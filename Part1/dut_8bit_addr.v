==> flow/design.v <==
module dut_8bit_addr(
	input clk,
	input reset_n,
	input wire Data_val,
 	input wire [7:0] Value_a ,
	input wire [7:0] Value_b,
	input wire  c_in,
	output reg [7:0] Sum_result , 
	output reg Sum_carry ,
	output reg Data_ready   
	);
	reg Data_val_reg ;
	reg c_in_reg ;
	reg [7:0] Value_a_reg ;
	reg [7:0] Value_b_reg ;
	reg [7:0] sum_reg_out ;
	reg Sum_carry_red_out ;
	reg Data_val_reg_out ;
	wire [6:0] c_net;
	wire [7:0] sum;    
	wire Sum_carry_wire;
	wire Data_val_wire ;
                one_bit_full_adder first_inst(.a(Value_a_reg[0]), .b(Value_b_reg[0]), .c_in(c_in_reg), .sum(sum[0]), .c_out(c_net[0]));
                one_bit_full_adder second_inst(.a(Value_a_reg[1]), .b(Value_b_reg[1]), .c_in(c_net[0]), .sum(sum[1]), .c_out(c_net[1]));
                one_bit_full_adder third_inst(.a(Value_a_reg[2]), .b(Value_b_reg[2]), .c_in(c_net[1]), .sum(sum[2]), .c_out(c_net[2]));
                one_bit_full_adder fourth_inst(.a(Value_a_reg[3]), .b(Value_b_reg[3]), .c_in(c_net[2]), .sum(sum[3]), .c_out(c_net[3]));
                one_bit_full_adder fifth_inst(.a(Value_a_reg[4]), .b(Value_b_reg[4]), .c_in(c_net[3]), .sum(sum[4]), .c_out(c_net[4]));
                one_bit_full_adder sixth_inst(.a(Value_a_reg[5]), .b(Value_b_reg[5]), .c_in(c_net[4]), .sum(sum[5]), .c_out(c_net[5]));
                one_bit_full_adder seventh_inst(.a(Value_a_reg[6]),.b(Value_b_reg[6]), .c_in(c_net[5]), .sum(sum[6]), .c_out(c_net[6]));
                one_bit_full_adder eighth_inst(.a(Value_a_reg[7]), .b(Value_b_reg[7]), .c_in(c_net[6]), .sum(sum[7]), .c_out(Sum_carry_wire));
		assign Data_val_wire = Data_val_reg ;
always @(posedge clk or negedge reset_n ) 
begin
   if (!reset_n) begin   
        Data_val_reg <= 1'b0;
	c_in_reg <= 1'b0;
        Value_a_reg <= 8'b00000000;
        Value_b_reg <= 8'b00000000;
	sum_reg_out <= 8'b00000000 ;
	Sum_carry_red_out <= 1'b0 ;
	Data_val_reg_out <= 1'b0;
        Sum_result <= 8'b00000000 ;
        Sum_carry <= 1'b0 ;
	Data_ready <= 1'b0 ;
   end else if (!Data_val) begin  
	Data_val_reg <= 1'b0;
	c_in_reg <= 1'b0;
	Value_a_reg <= 8'b00000000;
	Value_b_reg <= 8'b00000000;
	sum_reg_out <= sum ;
	Sum_carry_red_out <= Sum_carry_wire ;
	Data_val_reg_out <= Data_val_wire;
	Sum_result <= sum_reg_out ;
	Sum_carry <= Sum_carry_red_out ;
	Data_ready <= Data_val_reg_out; 
   end else begin
	Data_val_reg <= Data_val;
	c_in_reg <=  c_in;
	Value_a_reg <= Value_a;
	Value_b_reg <= Value_b;
	sum_reg_out <= sum ;
	Sum_carry_red_out <= Sum_carry_wire ;
	Data_val_reg_out <= Data_val_wire;
	Sum_result <= sum_reg_out ;
	Sum_carry <= Sum_carry_red_out ;
	Data_ready <= Data_val_reg_out;  
   end
end
endmodule
module one_bit_full_adder(a,b,c_in,sum,c_out);
	input a , b , c_in ;
	output   sum , c_out ;
	assign sum = a ^ b ^ c_in ;
	assign c_out = (a & b) | ((a^b)&c_in) ;
endmodule
Tool chain data of dut_8bit_addr
What the tools print for dut_8bit_addr, step after step.
Lines are those of the file above, counted from 1.
Operators: Yosys type, input widths -> output width; for muxes data width and select width s.
Cell names lack the library's common part.
{"block": "design", "top": "dut_8bit_addr", "clock_port": "clk", "lib": "sky130hd", "corner": "tt_025C_1v80"}

Word-level counts
Source: Yosys, flattened and elaborated, memories not mapped. Widths are those after wreduce; folded enables and synchronous resets count as part of the registers. Registers that Yosys merges into a memory's read port (data or address) are not register bits. Print and check cells do not count. Equal cells are merged and count once.
{"block": "classes", "bitwise": 40, "muxes": 4}
{"block": "ops", "op": "$and 1x1->1", "count": 16}
{"block": "ops", "op": "$xor 1x1->1", "count": 16}
{"block": "ops", "op": "$mux 8", "count": 2}
{"block": "ops", "op": "$or 1x1->1", "count": 8}
{"block": "ops", "op": "$mux 1", "count": 2}
{"block": "word_totals", "output_inout_bits": 10, "elab_cells": 54, "reg_bits": 38, "input_bits": 20}

Depth
Depth = most cells in a row (Yosys ltp): at word level without a register or memory, in the mapped netlist without a sequential cell, where the memories' decode and read muxes count.
{"block": "logic_depth", "depth_word": 17, "abc_area": 0, "depth_mapped": 12, "ltp_nobuf": 12}

After synthesis
The flow's flattened synthesis, as Yosys stat reports it; memories are mapped. The netlist is that of the ABC_AREA named above (0 if unset); the other value can give another one.
Totals and module areas in this step are rounded.
{"block": "mapped", "mapped_cells": 74, "synth_area_um2": 1282, "ffs": 38}
{"block": "by_type", "cell_type": "dfrtp_1", "count": 38, "type_area_um2": 950.912}
{"block": "by_type", "cell_type": "fa_1", "count": 8, "type_area_um2": 160.154}
{"block": "by_type", "cell_type": "and2_2", "count": 13, "type_area_um2": 97.594}
{"block": "by_type", "cell_type": "inv_1", "count": 10, "type_area_um2": 37.536}
{"block": "by_type", "cell_type": "and2_1", "count": 4, "type_area_um2": 25.024}
{"block": "by_type", "cell_type": "buf_6", "count": 1, "type_area_um2": 11.261}
By module: a second synthesis without flattening, with its own total; a netlist apart from the flattened one above.
{"block": "hier_totals", "cells_unflattened": 64, "hier_area_um2": 1245}
Each row is one instance without its submodules.
{"block": "by_module", "module": "dut_8bit_addr", "instances": 1, "n_cells": 56, "mod_seq_area_um2": 950.9, "mod_area_um2": 1085}
{"block": "by_module", "module": "one_bit_full_adder", "instances": 8, "n_cells": 1, "mod_seq_area_um2": 0.0, "mod_area_um2": 20.0}

Path before layout
Path of least setup slack by OpenSTA after synthesis, without wires, with an ideal clock, recovery checks aside; 20% of the period is set as input and as output delay. Where synthesis merged equal registers, the netlist keeps one of their names.
{"block": "synth_timing", "path_type": "reg-to-reg", "from": "register c_in_reg", "to": "register sum_reg_out[7]", "period_ns": 3.23, "arrival_time_ns": 3.359, "slack_ns": -0.193, "delay_ns": 3.423, "stages": 13, "setup_time_ns": 0.064, "required_time_ns": 3.166, "synth_period_reached_ns": 3.423}
"delay_ns" = arrival - input delay + setup time.
"stages": output pins that drive a net of the path, with the launching flip-flop's if there is one; two outputs of one cell count as two.
"synth_period_reached_ns" is the clock period less the worst setup slack; recovery checks do not enter. This is arithmetic on one report: input and output delays are still those of the set period (20% each).
Between the ends stands the longest chain of elaborated cells between them, by number of cells; it is not shown to be the way that was timed. Of several equally long chains one is given.
A line is the first line of the expression or statement that the cell stems from. Yosys adds cells for indexed reads and writes and turns some case tables into memories.
A register here has more assigning lines than the two given.
{"block": "synth_via", "path_cell_list": "dfrtp_1 -> inv_1 -> fa_1 -> inv_1 -> fa_1 -> fa_1 -> fa_1 -> fa_1 -> fa_1 -> fa_1 -> inv_1 -> fa_1 -> inv_1", "elab_chain_len": 15}
{"block": "synth_rtl", "item": "from (decl)", "line": 13, "rtl": "reg c_in_reg ;"}
{"block": "synth_rtl", "item": "from (assign)", "line": 36, "rtl": "c_in_reg <= 1'b0;"}
{"block": "synth_rtl", "item": "from (assign)", "line": 58, "rtl": "c_in_reg <= c_in;"}
{"block": "synth_rtl", "item": "$and 1x1->1", "line": 74, "rtl": "assign c_out = (a & b) | ((a^b)&c_in) ;"}
{"block": "synth_rtl", "item": "$or 1x1->1", "line": 74}
{"block": "synth_rtl", "item": "$and 1x1->1", "line": 74}
{"block": "synth_rtl", "item": "$or 1x1->1", "line": 74}
{"block": "synth_rtl", "item": "$and 1x1->1", "line": 74}
{"block": "synth_rtl", "item": "$or 1x1->1", "line": 74}
{"block": "synth_rtl", "item": "$and 1x1->1", "line": 74}
{"block": "synth_rtl", "item": "$or 1x1->1", "line": 74}
{"block": "synth_rtl", "item": "$and 1x1->1", "line": 74}
{"block": "synth_rtl", "item": "$or 1x1->1", "line": 74}
{"block": "synth_rtl", "item": "$and 1x1->1", "line": 74}
{"block": "synth_rtl", "item": "$or 1x1->1", "line": 74}
{"block": "synth_rtl", "item": "$and 1x1->1", "line": 74}
{"block": "synth_rtl", "item": "$or 1x1->1", "line": 74}
{"block": "synth_rtl", "item": "$xor 1x1->1", "line": 73, "rtl": "assign sum = a ^ b ^ c_in ;"}
{"block": "synth_rtl", "item": "to (assign)", "line": 50, "rtl": "sum_reg_out <= sum ;"}
{"block": "synth_rtl", "item": "to (assign)", "line": 61, "rtl": "sum_reg_out <= sum ;"}
{"block": "synth_rtl", "item": "to (decl)", "line": 16, "rtl": "reg [7:0] sum_reg_out ;"}

Path in the finished layout
From the final timing report of job 1: the path of least setup slack in the routed layout; clock arrival at registers is part of the times.
{"block": "layout_timing", "path_type": "reg-to-reg", "from": "register Value_b_reg[0]", "to": "register sum_reg_out[7]", "setup_time_ns": 0.05, "slack_ns": 0.10, "required_time_ns": 3.65, "period_ns": 3.42, "stages": 13, "arrival_time_ns": 3.55}
Between the ends stands the longest chain of elaborated cells between them, by number of cells; it is not shown to be the way that was timed. Of several equally long chains one is given.
A register here has more assigning lines than the two given.
{"block": "layout_via", "path_cell_list": "dfrtp_1 -> inv_1 -> fa_1 -> inv_1 -> fa_2 -> fa_2 -> fa_2 -> fa_2 -> fa_2 -> fa_2 -> inv_2 -> fa_1 -> inv_1", "elab_chain_len": 16}
{"block": "layout_rtl", "item": "from (decl)", "line": 15, "rtl": "reg [7:0] Value_b_reg ;"}
{"block": "layout_rtl", "item": "from (assign)", "line": 38, "rtl": "Value_b_reg <= 8'b00000000;"}
{"block": "layout_rtl", "item": "from (assign)", "line": 60, "rtl": "Value_b_reg <= Value_b;"}
{"block": "layout_rtl", "item": "$xor 1x1->1", "line": 74, "rtl": "assign c_out = (a & b) | ((a^b)&c_in) ;"}
{"block": "layout_rtl", "item": "$and 1x1->1", "line": 74}
{"block": "layout_rtl", "item": "$or 1x1->1", "line": 74}
{"block": "layout_rtl", "item": "$and 1x1->1", "line": 74}
{"block": "layout_rtl", "item": "$or 1x1->1", "line": 74}
{"block": "layout_rtl", "item": "$and 1x1->1", "line": 74}
{"block": "layout_rtl", "item": "$or 1x1->1", "line": 74}
{"block": "layout_rtl", "item": "[... 2 more ...]"}
{"block": "layout_rtl", "item": "$and 1x1->1", "line": 74}
{"block": "layout_rtl", "item": "$or 1x1->1", "line": 74}
{"block": "layout_rtl", "item": "$and 1x1->1", "line": 74}
{"block": "layout_rtl", "item": "$or 1x1->1", "line": 74}
{"block": "layout_rtl", "item": "$and 1x1->1", "line": 74}
{"block": "layout_rtl", "item": "$or 1x1->1", "line": 74}
{"block": "layout_rtl", "item": "$xor 1x1->1", "line": 73, "rtl": "assign sum = a ^ b ^ c_in ;"}
{"block": "layout_rtl", "item": "to (assign)", "line": 50, "rtl": "sum_reg_out <= sum ;"}
{"block": "layout_rtl", "item": "to (assign)", "line": 61, "rtl": "sum_reg_out <= sum ;"}
{"block": "layout_rtl", "item": "to (decl)", "line": 16, "rtl": "reg [7:0] sum_reg_out ;"}

Below are 2 stored runs of the flow (Yosys, OpenROAD; platform sky130hd) on dut_8bit_addr, each with its settings and what was measured, unordered. Constraints: input delay and output delay 20% of the set period each, output load 0.01 pF.
"period_less_ws_ns" = clock period - worst setup slack. The figure is calculated, with input and output delays left at 20% of the set period.
"worst_path_time_ns": the worst setup path's part of the clock period (all of it between registers, 20% less for each end at a port) less its slack. A launch clock that arrives late makes it longer, a capture clock that arrives late makes it shorter.
"total_power_w" rests on the timing tool's default activity at the inputs, not on a simulated workload.
The results are shown rounded.

Job 1
==> flow/run.sh <==
#!/bin/bash
# the make line also repeats the synthesis and layout settings of config.mk as NAME=value (left out here)
make -C /OpenROAD-flow-scripts/flow DESIGN_CONFIG=/design/flow/config.mk WORK_HOME=/design/flow/orfs CLKGATE_MAP_FILE= finish
==> flow/config.mk <==
export PLATFORM = sky130hd
export DESIGN_NAME = dut_8bit_addr
export DESIGN_NICKNAME = dut_8bit_addr
export VERILOG_FILES = /design/flow/design.v
export SDC_FILE = /design/flow/constraint.sdc
export NUM_CORES = 4
export LEC_CHECK = 0
export CAP_MARGIN = 20
export CORE_MARGIN = 2
export CORE_UTILIZATION = 22
export SLEW_MARGIN = 20
==> flow/constraint.sdc <==
create_clock -name core_clock -period 3.42 [get_ports {clk}]
set_input_delay 0.6840 -clock core_clock [delete_from_list [all_inputs] [get_ports {clk}]]
set_output_delay 0.6840 -clock core_clock [all_outputs]
set_load 0.01 [all_outputs]

==> results of job 1, as JSON <==
{
  "total_negative_slack_ns": 0.000,
  "fin_hold_ws_ns": 0.351,
  "finish.stdcell_area_um2": 1757,
  "final_util_pct": 31.5,
  "final_die_area_um2": 6456,
  "yosys_chip_area_um2": 1282,
  "total_power_w": 0.0009062,
  "worst_path_time_ns": 3.32,
  "worst_setup_path_type": "reg-to-reg",
  "ws_setup_ns": 0.099,
  "period_less_ws_ns": 3.321
}

Job 2
==> flow/run.sh <==
#!/bin/bash
# the make line also repeats the synthesis and layout settings of config.mk as NAME=value (left out here)
make -C /OpenROAD-flow-scripts/flow DESIGN_CONFIG=/design/flow/config.mk WORK_HOME=/design/flow/orfs CLKGATE_MAP_FILE= finish
==> flow/config.mk <==
export PLATFORM = sky130hd
export DESIGN_NAME = dut_8bit_addr
export DESIGN_NICKNAME = dut_8bit_addr
export VERILOG_FILES = /design/flow/design.v
export SDC_FILE = /design/flow/constraint.sdc
export NUM_CORES = 4
export LEC_CHECK = 0
export ABC_AREA = 0
export CAP_MARGIN = 25
export CELL_PAD_IN_SITES_DETAIL_PLACEMENT = 0
export CORE_MARGIN = 8
export CORE_UTILIZATION = 49
export CTS_CLUSTER_DIAMETER = 217
export MIN_ROUTING_LAYER = met1
export PLACE_DENSITY = 0.47
export SLEW_MARGIN = 0
==> flow/constraint.sdc <==
create_clock -name core_clock -period 3.71 [get_ports {clk}]
set_input_delay 0.7420 -clock core_clock [delete_from_list [all_inputs] [get_ports {clk}]]
set_output_delay 0.7420 -clock core_clock [all_outputs]
set_load 0.01 [all_outputs]

==> results of job 2, as JSON <==
{
  "total_negative_slack_ns": 0.000,
  "fin_hold_ws_ns": 0.354,
  "finish.stdcell_area_um2": 1708,
  "final_util_pct": 68.9,
  "final_die_area_um2": 4510,
  "yosys_chip_area_um2": 1282,
  "total_power_w": 0.0009068,
  "worst_path_time_ns": 3.51,
  "worst_setup_path_type": "reg-to-reg",
  "ws_setup_ns": 0.197,
  "period_less_ws_ns": 3.513
}
